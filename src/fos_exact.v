==> flow/design.v <==
module fos_exact(
    input [31:0] x_in,
    input [10:0] a1,
    input [10:0] b1,
    input clk,
    input reset,
    output [31:0] y_out);
    wire [31:0] Data_feedforward;
    wire [31:0] Data_feedback;
    wire [31:0] sum0;
    reg [31 : 0] Samples_in; 
    reg [31 : 0] Samples_out; 
    assign Data_feedforward = b1*Samples_in; 
    assign Data_feedback = a1*Samples_out; 
    assign y_out = x_in + Data_feedforward + Data_feedback; 
   always @ (posedge clk) 
   if(reset == 1) begin
         Samples_in <= 0; 
         Samples_out <= 0; 
      end 
   else begin 
      Samples_in <= x_in; 
      Samples_out <= y_out; 
   end 
endmodule
# Step by step through the tools: fos_exact
# Tool output for the design above, in the order of the flow.
# Line numbers count from 1 in the design file above.
# The mark - stands for no value.
[setup]
top_module = "fos_exact"
clock = "clk"
cell_library = "sky130hd"
corner = "tt_025C_1v80"

# After elaboration
# Counts by Yosys on the flattened word-level netlist (proc, flatten, opt, wreduce; memories kept). Register bits leave out memories and registers merged into their read ports (data or address); mux counts leave out enables and synchronous resets folded into registers. Print and check cells are left out. Cells with the same type and inputs are merged into one.
[op_classes]
n_cmp = 0
shift = 0
reduce_and_logical = 0
n_logic = 0
multipliers = 2
addsub = 2
mux = 0
div = 0
n_eq = 0
[ops]
columns = ["cell", "count"]
rows = [
  ["multiplier 11 x 32 -> 32 bit", 2],
  ["adder 32 bit", 2],
]
[bits]
ram_bits = 0
clocked_rd_ports_x_width = 0
wordCells = 6
latch_bits = 0
input_bits = 56
ff_bits = 64
output_inout_bits = 32
mem_count = 0
mem_bits_ro = 0

# Depth
# Longest topological path by Yosys (ltp), each cell counted once; first at word level (registers and memories cut), then after technology mapping (sequential cells cut; the memories' decode and read muxes count).
[logic_depth]
word_depth = 3
ABC_AREA = 0
ltp_mapped = 27
ltp_nobuf = 24

# After synthesis
# Yosys stat after the flow's synthesis: flattened, memories mapped to cells. It holds for the ABC_AREA given above (unset counts as 0); a run with the other value may have another netlist.
[by_type]
columns = ["cell_type", "count", "type_area_um2"]
rows = [
  ["sky130_fd_sc_hd__fa_1", 523, 1.05E+04],
  ["sky130_fd_sc_hd__inv_1", 533, 2E+03],
  ["sky130_fd_sc_hd__and2_1", 284, 1.78E+03],
  ["sky130_fd_sc_hd__dfxtp_1", 64, 1.28E+03],
  ["sky130_fd_sc_hd__nand2_1", 322, 1.21E+03],
  ["sky130_fd_sc_hd__ha_1", 82, 1.03E+03],
  ["sky130_fd_sc_hd__xnor2_1", 54, 472.954],
  ["sky130_fd_sc_hd__clkbuf_1", 105, 394.128],
  ["sky130_fd_sc_hd__nor2b_1", 49, 306.544],
  ["sky130_fd_sc_hd__a21oi_1", 32, 160.154],
  ["sky130_fd_sc_hd__nor2_1", 33, 123.869],
  ["sky130_fd_sc_hd__xor2_1", 13, 113.859],
  ["sky130_fd_sc_hd__a21o_1", 10, 75.072],
  ["sky130_fd_sc_hd__o21ai_0", 10, 50.048],
  ["sky130_fd_sc_hd__o21ai_1", 8, 40.038],
  ["sky130_fd_sc_hd__a31oi_1", 6, 37.536],
  ["sky130_fd_sc_hd__o21bai_1", 5, 37.536],
  ["sky130_fd_sc_hd__nand4_1", 5, 31.28],
]
# Other cell types: 29; their cells: 45.
[synth_totals]
stdcells = 2183
synth_area_um2 = 19985.4
ffs = 64
buf_cells = 110
sequential_area_um2 = 1281.2

# Timing after synthesis
# Source: OpenSTA report_checks on the synthesized netlist (no wires, ideal clock, input and output delay 20% of the period each), path of least setup slack; recovery checks are left aside. Register names are those of the netlist, which keeps one name where synthesis merged equal registers.
[synth_path]
path_kind = "input port to output port"
startpoint = "input a1[2]"
endpoint = "output y_out[27]"
t_required_ps = 17520
launch_ps = 4380
path_buffers = 2
setup_slack_ps = 7308
out_delay_ps = 4380
path_stages = 21
tclk_ps = 21900
in_delay_ps = 4380
delay_ps = 5832
t_arrival_ps = 10212
synth_period_reached_ps = 14592
# "delay_ps" = arrival - input delay + setup time.
# At an output port there is no setup time.
# "path_stages": output pins that drive a net of the path, with the launching flip-flop's if there is one; two outputs of one cell count as two.
# "synth_period_reached_ps" = period - worst setup slack (recovery checks aside). The figure is calculated, with input and output delays left at 20% of the set period.
# Between the ends stands the longest chain of elaborated cells between them, by number of cells; it is not shown to be the way that was timed. Of several equally long chains one is given.
# A line is the first line of the expression or statement that the cell stems from. Yosys adds cells for indexed reads and writes and turns some case tables into memories.
[synth_via]
cell_sequence = "sky130_fd_sc_hd__clkbuf_1 -> sky130_fd_sc_hd__clkbuf_1 -> sky130_fd_sc_hd__nand2_1 -> sky130_fd_sc_hd__fa_1 -> sky130_fd_sc_hd__fa_1 -> sky130_fd_sc_hd__fa_1 -> sky130_fd_sc_hd__inv_1 -> sky130_fd_sc_hd__fa_1 -> sky130_fd_sc_hd__fa_1 -> sky130_fd_sc_hd__fa_1 -> sky130_fd_sc_hd__inv_1 -> sky130_fd_sc_hd__fa_1 -> sky130_fd_sc_hd__inv_1 -> sky130_fd_sc_hd__ha_1 -> sky130_fd_sc_hd__a21o_1 -> sky130_fd_sc_hd__a21o_1 -> sky130_fd_sc_hd__a211oi_1 -> sky130_fd_sc_hd__nand4_1 -> sky130_fd_sc_hd__and4b_4 -> sky130_fd_sc_hd__nand2b_1 -> sky130_fd_sc_hd__xor2_1"
elab_chain_len = 2
cone_cells = 2
lines_between = 2
classes_between = "1 x add/sub; 1 x mul"
[synth_rtl]
columns = ["item", "line", "rtl"]
rows = [
  ["start: declaration", 3, "input [10:0] a1,"],
  ["multiplier 11 x 32 -> 32 bit", 14, "assign Data_feedback = a1*Samples_out;"],
  ["adder 32 bit", 15, "assign y_out = x_in + Data_feedforward + Data_feedback;"],
  ["end: declaration", 7, "output [31:0] y_out);"],
]

# Timing after layout
# From the final timing report of run A: the path of least setup slack in the routed layout; clock arrival at registers is part of the times.
# The path's times are printed in steps of 10 ps; the period is the one set.
[layout_path]
path_kind = "input port to output port"
startpoint = "input a1[1]"
endpoint = "output y_out[21]"
path_stages = 24
t_arrival_ps = 11320
in_delay_ps = 4140
out_delay_ps = 4140
path_buffers = 3
tclk_ps = 20700
setup_slack_ps = 5240
t_required_ps = 16560
launch_ps = 4140
# Between the ends stands the longest chain of elaborated cells between them, by number of cells; it is not shown to be the way that was timed. Of several equally long chains one is given.
[layout_via]
cell_sequence = "sky130_fd_sc_hd__clkdlybuf4s50_1 -> sky130_fd_sc_hd__buf_6 -> sky130_fd_sc_hd__nand2_1 -> sky130_fd_sc_hd__fa_1 -> sky130_fd_sc_hd__fa_1 -> sky130_fd_sc_hd__inv_1 -> sky130_fd_sc_hd__ha_1 -> sky130_fd_sc_hd__fa_1 -> sky130_fd_sc_hd__inv_1 -> sky130_fd_sc_hd__fa_1 -> sky130_fd_sc_hd__inv_1 -> sky130_fd_sc_hd__fa_1 -> sky130_fd_sc_hd__inv_1 -> sky130_fd_sc_hd__fa_1 -> sky130_fd_sc_hd__inv_1 -> sky130_fd_sc_hd__ha_1 -> sky130_fd_sc_hd__o21ai_0 -> sky130_fd_sc_hd__a21oi_1 -> sky130_fd_sc_hd__a41oi_2 -> sky130_fd_sc_hd__o21ai_1 -> sky130_fd_sc_hd__a31oi_1 -> sky130_fd_sc_hd__o21ai_1 -> sky130_fd_sc_hd__xor2_1 -> sky130_fd_sc_hd__clkdlybuf4s50_1"
elab_chain_len = 2
cone_cells = 2
lines_between = 2
classes_between = "1 x add/sub; 1 x mul"
[layout_rtl]
columns = ["item", "line", "rtl"]
rows = [
  ["start: declaration", 3, "input [10:0] a1,"],
  ["multiplier 11 x 32 -> 32 bit", 14, "assign Data_feedback = a1*Samples_out;"],
  ["adder 32 bit", 15, "assign y_out = x_in + Data_feedforward + Data_feedback;"],
  ["end: declaration", 7, "output [31:0] y_out);"],
]

# Top module fos_exact; platform sky130hd; tools Yosys and OpenROAD; 2 stored runs in no particular order. Input and output delays are each 20% of the period that was set; the output load is 0.01 pF.
# "achieved_period_ps" = clock period - worst setup slack. The figure is calculated, with input and output delays left at 20% of the set period.
# "worst_path_allowed_less_slack_ps": the worst setup path's part of the clock period (all of it between registers, 20% less for each end at a port) less its slack. A launch clock that arrives late makes it longer, a capture clock that arrives late makes it shorter.
# "worst_path_allowed_less_slack_ps" is given in steps of 10 ps.

[[run]]
name = "run A"
[run.settings]
period_ns = 20.7
CORE_UTILIZATION = 50
SETUP_SLACK_MARGIN = 5.0
PLACE_DENSITY_LB_ADDON = 0.09
CORE_ASPECT_RATIO = 0.52
CORE_MARGIN = 6
CELL_PAD_IN_SITES_DETAIL_PLACEMENT = 0
TNS_END_PERCENT = 55
GPL_TIMING_DRIVEN = 1
GPL_ROUTABILITY_DRIVEN = 0
CTS_CLUSTER_SIZE = 21
SLEW_MARGIN = 30
MIN_ROUTING_LAYER = "met1"
MAX_ROUTING_LAYER = "met5"
CAP_MARGIN = 20
[run.results]
total_negative_slack_ps = 0
holdWs_ps = 1154
finish.stdcell_area_um2 = 21575.7
achieved_period_ps = 15463
setup_ws_ps = 5237
worst_path_allowed_less_slack_ps = 7180
worst_path_kind = "input port to output port"
post_synth_area_um2 = 19985.4
final_util_frac = 0.552
final_die_area_um2 = 45172.2

[[run]]
name = "run B"
[run.settings]
period_ns = 16.7
CORE_UTILIZATION = 35
CORE_ASPECT_RATIO = 1.2
CELL_PAD_IN_SITES_DETAIL_PLACEMENT = 1
ABC_AREA = 0
CTS_CLUSTER_SIZE = 73
CTS_CLUSTER_DIAMETER = 196
CAP_MARGIN = 0
CORE_MARGIN = 2
SLEW_MARGIN = 20
[run.results]
total_negative_slack_ps = 0
holdWs_ps = 1168
finish.stdcell_area_um2 = 21745.9
achieved_period_ps = 14568
setup_ws_ps = 2132
worst_path_allowed_less_slack_ps = 7890
worst_path_kind = "input port to output port"
post_synth_area_um2 = 19985.4
final_util_frac = 0.387
final_die_area_um2 = 59037.0
